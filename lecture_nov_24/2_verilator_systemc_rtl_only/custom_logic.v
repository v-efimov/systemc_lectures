==> flow/design.v <==
module custom_logic #(parameter DW = 6)
(
input                   clk,
input                   rst,
input  [(DW-1):0]       up_data,
input                   up_valid,
output                  up_ready,
output [(DW-1):0]       down_data,
output                  down_valid,
input                   down_ready
);
reg [7:0] counter;
wire clear_condition;
wire odd;
wire enable;
wire clear;
wire clear_or_rst;
wire [(DW-1):0] even_data;
always @(posedge clk)
if (clear_or_rst) begin
 counter <= '0;
 end else if (enable) begin
 counter <= counter + 1;
 end
assign odd = up_data[0];
assign even_data = up_data * up_data;
assign clear_condition = odd || (counter == 8'b00000001);
assign enable = up_valid && down_ready && ~clear_condition;
assign clear = up_valid && down_ready && clear_condition;
assign clear_or_rst = clear || rst;
assign down_data = odd ? up_data : even_data;
assign down_valid = up_valid;
assign up_ready = down_ready & clear_condition;
endmodule
=== Step by step through the tools: custom_logic ===
The steps from the RTL of custom_logic to its reports follow in flow order.
Lines are those of the file above, counted from 1.
Not given: n/a

* Design top: custom_logic
* Clock: clk
* Standard-cell library: sky130hd
* Library corner: tt_025C_1v80

=== Word-level counts ===
Source: Yosys, flattened and elaborated, memories not mapped. Widths are those after wreduce; folded enables and synchronous resets count as part of the registers. Registers that Yosys merges into a memory's read port (data or address) are not register bits. Print and check cells do not count. Equal cells are merged and count once.

* Add/sub/neg operators: 1
* Multipliers: 1
* Div/mod/pow operators: 0
* Order comparisons: 0
* Eq/ne operators: 1
* Shift operators: 0
* Muxes and demuxes: 1
* Bitwise operators: 2
* Reductions and logical operators: 5

{| class="wikitable"
|+ Operators with widths
! operator !! count
|-
| 6-bit by 6-bit multiplier with 6-bit output || 1
|-
| 8-bit by 1-bit adder with 8-bit output (second input constant) || 1
|-
| 8-bit by 1-bit == test with 1-bit output (second input constant) || 1
|-
| 6-bit two-way mux || 1
|-
| 1-bit logical AND || 3
|-
| 1-bit logical OR || 2
|-
| 1-bit bitwise AND || 1
|-
| 1-bit inverter || 1
|}

* Register bits after elaboration: 8
* Bits in latches: 0
* RAM bits: 0
* Memory bits (read-only): 0
* Clocked read ports x word width: 0
* Memory cells: 0
* Cells after elaboration: 12

=== Logic depth ===
Depth = most cells in a row (Yosys ltp): at word level without a register or memory, in the mapped netlist without a sequential cell, where the memories' decode and read muxes count.

* Depth in word-level cells: 4
* ABC_AREA: 0
* Gate-level depth with buffers: 12
* Gate-level depth less buffers: 11

=== Synthesis result ===
Source: synth_stat.txt of the flow (Yosys; design flattened, memories mapped). It holds for the ABC_AREA given above (unset counts as 0); a run with the other value may have another netlist.

{| class="wikitable"
|+ Cell types
! type !! count !! area in all (µm²)
|-
| sky130_fd_sc_hd__dfxtp_1 || 8 || 160.154
|-
| sky130_fd_sc_hd__fa_1 || 4 || 80.077
|-
| sky130_fd_sc_hd__nand2_1 || 14 || 52.55
|-
| sky130_fd_sc_hd__xnor2_1 || 5 || 43.792
|-
| sky130_fd_sc_hd__ha_1 || 3 || 37.536
|-
| sky130_fd_sc_hd__inv_1 || 7 || 26.275
|-
| sky130_fd_sc_hd__a21oi_1 || 5 || 25.024
|-
| sky130_fd_sc_hd__nor3_1 || 5 || 25.024
|-
| sky130_fd_sc_hd__nor2b_1 || 3 || 18.768
|-
| sky130_fd_sc_hd__buf_4 || 2 || 15.014
|-
| sky130_fd_sc_hd__o21ai_0 || 3 || 15.014
|-
| sky130_fd_sc_hd__and2_1 || 2 || 12.512
|-
| sky130_fd_sc_hd__nor4_1 || 2 || 12.512
|-
| sky130_fd_sc_hd__mux2_2 || 1 || 11.261
|-
| sky130_fd_sc_hd__mux2i_1 || 1 || 10.01
|-
| sky130_fd_sc_hd__nand3_1 || 2 || 10.01
|-
| sky130_fd_sc_hd__nand3_2 || 1 || 10.01
|-
| sky130_fd_sc_hd__a2111oi_0 || 1 || 8.758
|}

Not listed: further types 13, cells in them 15.

* Cell count: 84
* Mapped area: 668.1 µm²
* Area of sequential cells: 160.2 µm²
* Flip-flops: 8

=== Path before layout ===
OpenSTA on the mapped netlist: ideal clock, no wires. The path of least setup slack (recovery checks aside). Input and output delay are each 20% of the period. Register names are those of the netlist, which keeps one name where synthesis merged equal registers.

* Path type: input port to output port
* Start: input up_data[0]
* End: output down_data[5]
* Clock period: 9.04 ns
* External output delay: 1.808 ns
* Time at the first pin: 1.808 ns
* Arrival time: 4.519 ns
* Required time: 7.232 ns
* Setup slack: 2.713 ns
* Delay of the path: 2.711 ns
* Stages: 12
* Buffers on the path: 1
* Synthesis period reached: 6.327 ns

"delay of the path" is the arrival time less input delay plus setup time.
At an output port there is no setup time.
"stages": output pins that drive a net of the path, with the launching flip-flop's if there is one; two outputs of one cell count as two.
"synthesis period reached" is the clock period less the worst setup slack; recovery checks do not enter. This is arithmetic on one report: input and output delays are still those of the set period (20% each).
Between the ends stands the longest chain of elaborated cells between them, by number of cells; it is not shown to be the way that was timed. Of several equally long chains one is given.
Each line given opens the expression or statement behind the cell; cells for indexed reads and writes are added by Yosys, which also makes memories of some case tables.

* Cell sequence: sky130_fd_sc_hd__clkbuf_1 sky130_fd_sc_hd__nand2_1 sky130_fd_sc_hd__inv_1 sky130_fd_sc_hd__fa_1 sky130_fd_sc_hd__fa_1 sky130_fd_sc_hd__inv_1 sky130_fd_sc_hd__fa_1 sky130_fd_sc_hd__inv_1 sky130_fd_sc_hd__ha_1 sky130_fd_sc_hd__xnor2_1 sky130_fd_sc_hd__xnor2_1 sky130_fd_sc_hd__o21ai_0
* Length of the longest elaborated chain: 2

{| class="wikitable"
|+ Ends and longest elaborated chain, after synthesis
! element !! RTL line !! source
|-
| start, declared || 5 || <nowiki>input  [(DW-1):0]       up_data,</nowiki>
|-
| 6-bit by 6-bit multiplier with 6-bit output || 26 || <nowiki>assign even_data = up_data * up_data;</nowiki>
|-
| 6-bit two-way mux || 31 || <nowiki>assign down_data = odd ? up_data : even_data;</nowiki>
|-
| end, declared || 8 || <nowiki>output [(DW-1):0]       down_data,</nowiki>
|}

=== Timing after layout ===
Path of least setup slack in the final report of record 2 (OpenROAD, finished layout, wires in). Where an end is a register, its clock arrival counts in the times.

* Path type: input port to output port
* Start: input up_data[4]
* End: output down_data[5]
* Clock period: 4.48 ns
* External output delay: 0.90 ns
* Time at the first pin: 0.90 ns
* Arrival time: 3.32 ns
* Required time: 3.58 ns
* Setup slack: 0.26 ns
* Stages: 13
* Buffers on the path: 2

Between the ends stands the longest chain of elaborated cells between them, by number of cells; it is not shown to be the way that was timed. Of several equally long chains one is given.

* Cell sequence: sky130_fd_sc_hd__buf_2 sky130_fd_sc_hd__nand2_4 sky130_fd_sc_hd__inv_2 sky130_fd_sc_hd__fa_1 sky130_fd_sc_hd__fa_1 sky130_fd_sc_hd__inv_1 sky130_fd_sc_hd__fa_1 sky130_fd_sc_hd__inv_1 sky130_fd_sc_hd__ha_2 sky130_fd_sc_hd__xnor2_2 sky130_fd_sc_hd__xnor2_1 sky130_fd_sc_hd__o21ai_1 sky130_fd_sc_hd__buf_2
* Length of the longest elaborated chain: 2

{| class="wikitable"
|+ Ends and longest elaborated chain, after layout
! element !! RTL line !! source
|-
| start, declared || 5 || <nowiki>input  [(DW-1):0]       up_data,</nowiki>
|-
| 6-bit by 6-bit multiplier with 6-bit output || 26 || <nowiki>assign even_data = up_data * up_data;</nowiki>
|-
| 6-bit two-way mux || 31 || <nowiki>assign down_data = odd ? up_data : even_data;</nowiki>
|-
| end, declared || 8 || <nowiki>output [(DW-1):0]       down_data,</nowiki>
|}

Subject: custom_logic on sky130hd, stored results

Hello all,

Below are 2 stored runs of the flow (Yosys, OpenROAD; platform sky130hd) on custom_logic, each with its settings and what was measured, unordered. Constraints: input delay and output delay 20% of the set period each, output load 0.01 pF.
By "reached clock period" is meant the clock period of the run minus its worst setup slack. This is arithmetic on one report: input and output delays are still those of the set period (20% each).
"worst path time": the worst setup path's part of the clock period (all of it between registers, 20% less for each end at a port) less its slack. A launch clock that arrives late makes it longer, a capture clock that arrives late makes it shorter.
By "power" is meant OpenSTA's value without simulated activity: inputs other than the clock are taken to toggle once in ten clock periods, and the tool carries that through the logic.

=== Record 1 ===
{| class="wikitable"
! Setting !! Value
|-
| period_ns || 3.22
|-
| CORE_UTILIZATION || 69
|-
| PLACE_DENSITY_LB_ADDON || 0.15
|-
| TNS_END_PERCENT || 65
|-
| GPL_TIMING_DRIVEN || 0
|-
| CTS_CLUSTER_DIAMETER || 285
|-
| CAP_MARGIN || 35
|-
| SLEW_MARGIN || 20
|-
| MIN_ROUTING_LAYER || met2
|-
| CORE_MARGIN || 2
|}
Incomplete, placement halted on FLW-0024.

=== Record 2 ===
{| class="wikitable"
! Setting !! Value
|-
| period_ns || 4.48
|-
| CORE_UTILIZATION || 56
|-
| SETUP_SLACK_MARGIN || 0.47
|-
| PLACE_DENSITY || 0.91
|-
| HOLD_SLACK_MARGIN || 0.09
|-
| CORE_ASPECT_RATIO || 0.98
|-
| CORE_MARGIN || 4
|-
| TNS_END_PERCENT || 50
|-
| CTS_CLUSTER_DIAMETER || 89
|-
| SLEW_MARGIN || 40
|-
| MIN_ROUTING_LAYER || met2
|-
| CAP_MARGIN || 20
|-
! Result !! Value
|-
| Mapped cell area after synthesis || 668.1 µm²
|-
| Reached clock period || 4.216 ns
|-
| Standard-cell area after layout || 943.4 µm²
|-
| Summed negative setup slack || 0.000 ns
|-
| Smallest setup slack || 0.264 ns
|-
| Power || 200.8 uW
|-
| Worst hold slack in the final report || 0.495 ns
|-
| Final design utilization || 0.838
|-
| Total die area || 1809.7 µm²
|-
| Worst path time || 2.42 ns
|-
| Critical path type || input port to output port
|}

Thanks
